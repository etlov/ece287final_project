==> flow/design.v <==
module gaussian_blur_fsm (
    input clk,
    input rst,
    input [23:0] pixel_in,
    input [9:0] x,
    input [9:0] y,
    input valid_in,
    input [23:0] pixel_left,
    input [23:0] pixel_right,
    input [23:0] pixel_top,
    input [23:0] pixel_bottom,
    input [23:0] pixel_tl,
    input [23:0] pixel_tr,
    input [23:0] pixel_bl,
    input [23:0] pixel_br,
    output reg [23:0] pixel_out,
    output reg valid_out
);
always @(posedge clk or negedge rst) begin
    if (!rst) begin
        pixel_out <= 24'h000000;
        valid_out <= 0;
    end else if (valid_in) begin
        pixel_out[23:16] <= (pixel_in[23:16] + pixel_left[23:16] + pixel_right[23:16]) / 3;  
        pixel_out[15:8] <= (pixel_in[15:8] + pixel_left[15:8] + pixel_right[15:8]) / 3;      
        pixel_out[7:0] <= (pixel_in[7:0] + pixel_left[7:0] + pixel_right[7:0]) / 3;          
        valid_out <= 1;
    end else begin
        valid_out <= 0;
    end
end
endmodule
Tool chain data of gaussian_blur_fsm
The steps from the RTL of gaussian_blur_fsm to its reports follow in flow order.
Lines are those of the file above, counted from 1.
Operators carry their Yosys type and port widths (W data, S select, Z words).
Cell names lack the library's common part.
{ "setup": {"design": "gaussian_blur_fsm", "clock": "clk", "lib": "sky130hd", "corner": "tt_025C_1v80"} }

Elaborated design
Counts by Yosys on the flattened word-level netlist (proc, flatten, opt, wreduce; memories kept). Register bits leave out memories and registers merged into their read ports (data or address); mux counts leave out enables and synchronous resets folded into registers. Print and check cells are left out. Cells with the same type and inputs are merged into one.
{ "word_totals": {"register_bits": 25, "latchBits": 0, "ramBits": 0, "rom_bits": 0, "clocked_rd_ports_x_width": 0, "n_memories": 0, "elab_cells": 14} }
{ "classes": {"addsub": 6, "n_mul": 0, "div_mod_pow": 3, "n_cmp": 0, "n_eq": 0, "n_shift": 0, "muxes": 1, "logic": 0, "reduce_logical": 0} }
{ "ops": {"columns": ["op", "n"], "rows": [
  ["$div A32 B2 Y32 const B", 3],
  ["$add A9 B8 Y10", 3],
  ["$add A8 B8 Y9", 3],
  ["$mux W1", 1]
]} }

Logic depth
Yosys ltp: most cells in a row. Word level: on the elaborated netlist, between registers, memories and ports. Mapped: between sequential cells and ports; inverters and the memories' decode and read muxes count.
{ "logic_depth": {"depth_word": 3, "abc_area": 0, "mapped_depth": 28, "mapped_depth_nobuf": 27} }

Synthesis result
Source: synth_stat.txt of the flow (Yosys; design flattened, memories mapped). It holds for the ABC_AREA given above (unset counts as 0); a run with the other value may have another netlist.
{ "mapped": {"stdcells": 578, "mapped_area_um2": 4626.9, "sequential_area_um2": 625.6, "flip_flops": 25, "n_buf": 21} }
{ "by_type": {"columns": ["cell_type", "n"], "rows": [
  ["dfrtp_1", 25],
  ["fa_1", 27],
  ["ha_1", 27],
  ["nor2_1", 65],
  ["inv_1", 54],
  ["a21oi_1", 34],
  ["nand2_1", 45],
  ["xnor2_1", 16],
  ["xor2_1", 13],
  ["a31oi_1", 17],
  ["a21o_1", 13],
  ["o21ai_0", 18],
  ["o211ai_1", 11],
  ["mux2i_1", 7],
  ["nand3_1", 13],
  ["nand3b_1", 8],
  ["a2111oi_4", 2],
  ["nor3_1", 10]
]} }
Other cell types: 76; their cells: 173.

Worst setup path after synthesis
Path of least setup slack by OpenSTA after synthesis, without wires, with an ideal clock, recovery checks aside; 20% of the period is set as input and as output delay. Where synthesis merged equal registers, the netlist keeps one of their names.
{ "synth_path": {"path_kind": "in2reg", "start": "in pixel_in[9]", "end": "reg pixel_out[8]", "clock_period_ps": 7030, "setup_ps": 82, "t_first_pin_ps": 1406, "arrival_ps": 6725, "setup_slack_ps": 223, "delay_ps": 5401, "path_stages": 27, "n_path_buf": 1, "synth_period_reached_ps": 6807} }
"delay_ps" is the arrival time less input delay plus setup time.
"path_stages" counts driving pins, that of a launching flip-flop among them; a cell with two outputs on the path counts twice.
"synth_period_reached_ps" is the clock period less the worst setup slack; recovery checks do not enter. This is arithmetic on one report: input and output delays are still those of the set period (20% each).
The rows between start and end are the longest chain of elaborated cells between them; the timing report does not say that the signal goes this way. Where chains are equally long, one stands for them.
Each line given opens the expression or statement behind the cell; cells for indexed reads and writes are added by Yosys, which also makes memories of some case tables.
{ "synth_via": {"path_cell_list": "inv_1 -> fa_1 -> inv_1 -> ha_1 -> fa_1 -> a21o_1 -> and4_1 -> nor3_1 -> nand2b_1 -> a21oi_1 -> ha_1 -> or3b_2 -> a31oi_1 -> o221ai_1 -> nand3b_1 -> buf_2 -> o22ai_1 -> a221o_1 -> nor2_1 -> nand2_1 -> a32oi_1 -> ha_1 -> inv_1 -> a211oi_1 -> a31oi_1 -> o211a_1 -> o22ai_1", "elab_chain_len": 3, "cone_cells": 3, "cone_lines": 1} }
{ "synth_rtl": {"columns": ["item", "line_no", "text"], "rows": [
  ["start, declared", 4, "input [23:0] pixel_in,"],
  ["$add A8 B8 Y9", 25, "pixel_out[15:8] <= (pixel_in[15:8] + pixel_left[15:8] + pixel_right[15:8]) / 3;"],
  ["$add A9 B8 Y10", 25, null],
  ["$div A32 B2 Y32", 25, null],
  ["end, assigned", 21, "pixel_out <= 24'h000000;"],
  ["end, assigned", 25, null],
  ["end, declared", 16, "output reg [23:0] pixel_out,"]
]} }

Path in the finished layout
Path of least setup slack in the final report of job 1 (OpenROAD, finished layout, wires in). Where an end is a register, its clock arrival counts in the times.
The report prints the path's times to 10 ps; the period is as set.
{ "layout_path": {"path_kind": "in2reg", "start": "in pixel_in[9]", "end": "reg pixel_out[8]", "clock_period_ps": 7980, "setup_ps": 70, "t_first_pin_ps": 1600, "arrival_ps": 7700, "setup_slack_ps": 470, "path_stages": 29, "n_path_buf": 2} }
The rows between start and end are the longest chain of elaborated cells between them; the timing report does not say that the signal goes this way. Where chains are equally long, one stands for them.
{ "layout_via": {"path_cell_list": "clkdlybuf4s50_1 -> inv_1 -> fa_1 -> inv_1 -> ha_1 -> fa_1 -> a21o_1 -> and4_1 -> nor3_1 -> nand2b_1 -> a21oi_1 -> ha_1 -> or3b_2 -> a31oi_1 -> o221ai_1 -> nand3b_1 -> buf_4 -> nand3_1 -> a21oi_1 -> a221o_1 -> nand2_1 -> o21a_1 -> a32oi_1 -> ha_2 -> inv_1 -> a211oi_1 -> a31oi_1 -> o211a_1 -> o22ai_1", "elab_chain_len": 3, "cone_cells": 3, "cone_lines": 1} }
{ "layout_rtl": {"columns": ["item", "line_no", "text"], "rows": [
  ["start, declared", 4, "input [23:0] pixel_in,"],
  ["$add A8 B8 Y9", 25, "pixel_out[15:8] <= (pixel_in[15:8] + pixel_left[15:8] + pixel_right[15:8]) / 3;"],
  ["$add A9 B8 Y10", 25, null],
  ["$div A32 B2 Y32", 25, null],
  ["end, assigned", 21, "pixel_out <= 24'h000000;"],
  ["end, assigned", 25, null],
  ["end, declared", 16, "output reg [23:0] pixel_out,"]
]} }

==> runs of gaussian_blur_fsm <==
Measured results for gaussian_blur_fsm: 2 stored runs of the Yosys and OpenROAD flow on sky130hd. The settings differ; the order carries no meaning. The constraints put input and output delay at 20% of the set period each and load the outputs with 0.01 pF.
"period_less_ws_ps" = clock period - worst setup slack. The figure is calculated, with input and output delays left at 20% of the set period.
"timing.worst_path_ps" is the time allowed to the run's worst setup path (the clock period less input and output delay, where it has them) less its slack. Clock arrival times count: a late capture clock shortens it, a late launch clock lengthens it.
"power_w" rests on the timing tool's default activity at the inputs, not on a simulated workload.
"timing.worst_path_ps" is known to 10 ps.

Job 1
==> flow/run.sh <==
#!/bin/bash
# the make line also repeats the synthesis and layout settings of config.mk as NAME=value (left out here)
make -C /OpenROAD-flow-scripts/flow DESIGN_CONFIG=/design/flow/config.mk WORK_HOME=/design/flow/orfs CLKGATE_MAP_FILE= finish
==> flow/config.mk <==
export PLATFORM = sky130hd
export DESIGN_NAME = gaussian_blur_fsm
export DESIGN_NICKNAME = gaussian_blur_fsm
export VERILOG_FILES = /design/flow/design.v
export SDC_FILE = /design/flow/constraint.sdc
export NUM_CORES = 4
export LEC_CHECK = 0
export CAP_MARGIN = 20
export CORE_MARGIN = 2
export CORE_UTILIZATION = 41
export SLEW_MARGIN = 20
==> flow/constraint.sdc <==
create_clock -name core_clock -period 7.98 [get_ports {clk}]
set_input_delay 1.5960 -clock core_clock [delete_from_list [all_inputs] [get_ports {clk}]]
set_output_delay 1.5960 -clock core_clock [all_outputs]
set_load 0.01 [all_outputs]

==> results of job 1, as JSON <==
{
  "yosys.chip_area_um2": 4626.9,
  "dieArea_um2": 12150.7,
  "finalCellArea_um2": 5844.4,
  "layout_utilization_pct": 53.4,
  "final_setup_ws_ps": 471,
  "setup_tns_ps": 0,
  "worst_hold_slack_ps": 509,
  "power_w": 0.001826,
  "period_less_ws_ps": 7509,
  "timing.worst_path_ps": 5910,
  "worst_setup_path_type": "in2reg"
}

Job 2
==> flow/run.sh <==
#!/bin/bash
# the make line also repeats the synthesis and layout settings of config.mk as NAME=value (left out here)
make -C /OpenROAD-flow-scripts/flow DESIGN_CONFIG=/design/flow/config.mk WORK_HOME=/design/flow/orfs CLKGATE_MAP_FILE= finish
==> flow/config.mk <==
export PLATFORM = sky130hd
export DESIGN_NAME = gaussian_blur_fsm
export DESIGN_NICKNAME = gaussian_blur_fsm
export VERILOG_FILES = /design/flow/design.v
export SDC_FILE = /design/flow/constraint.sdc
export NUM_CORES = 4
export LEC_CHECK = 0
export CAP_MARGIN = 20
export CORE_MARGIN = 2
export CORE_UTILIZATION = 64
export GPL_TIMING_DRIVEN = 1
export MIN_ROUTING_LAYER = met1
export PLACE_DENSITY_LB_ADDON = 0.24
export SLEW_MARGIN = 20
==> flow/constraint.sdc <==
create_clock -name core_clock -period 13.8 [get_ports {clk}]
set_input_delay 2.7600 -clock core_clock [delete_from_list [all_inputs] [get_ports {clk}]]
set_output_delay 2.7600 -clock core_clock [all_outputs]
set_load 0.01 [all_outputs]

==> results of job 2, as JSON <==
{
  "yosys.chip_area_um2": 4626.9,
  "dieArea_um2": 7925.4,
  "finalCellArea_um2": 5679.2,
  "layout_utilization_pct": 82.2,
  "final_setup_ws_ps": 4487,
  "setup_tns_ps": 0,
  "worst_hold_slack_ps": 506,
  "power_w": 0.001025,
  "period_less_ws_ps": 9313,
  "timing.worst_path_ps": 6550,
  "worst_setup_path_type": "in2reg"
}
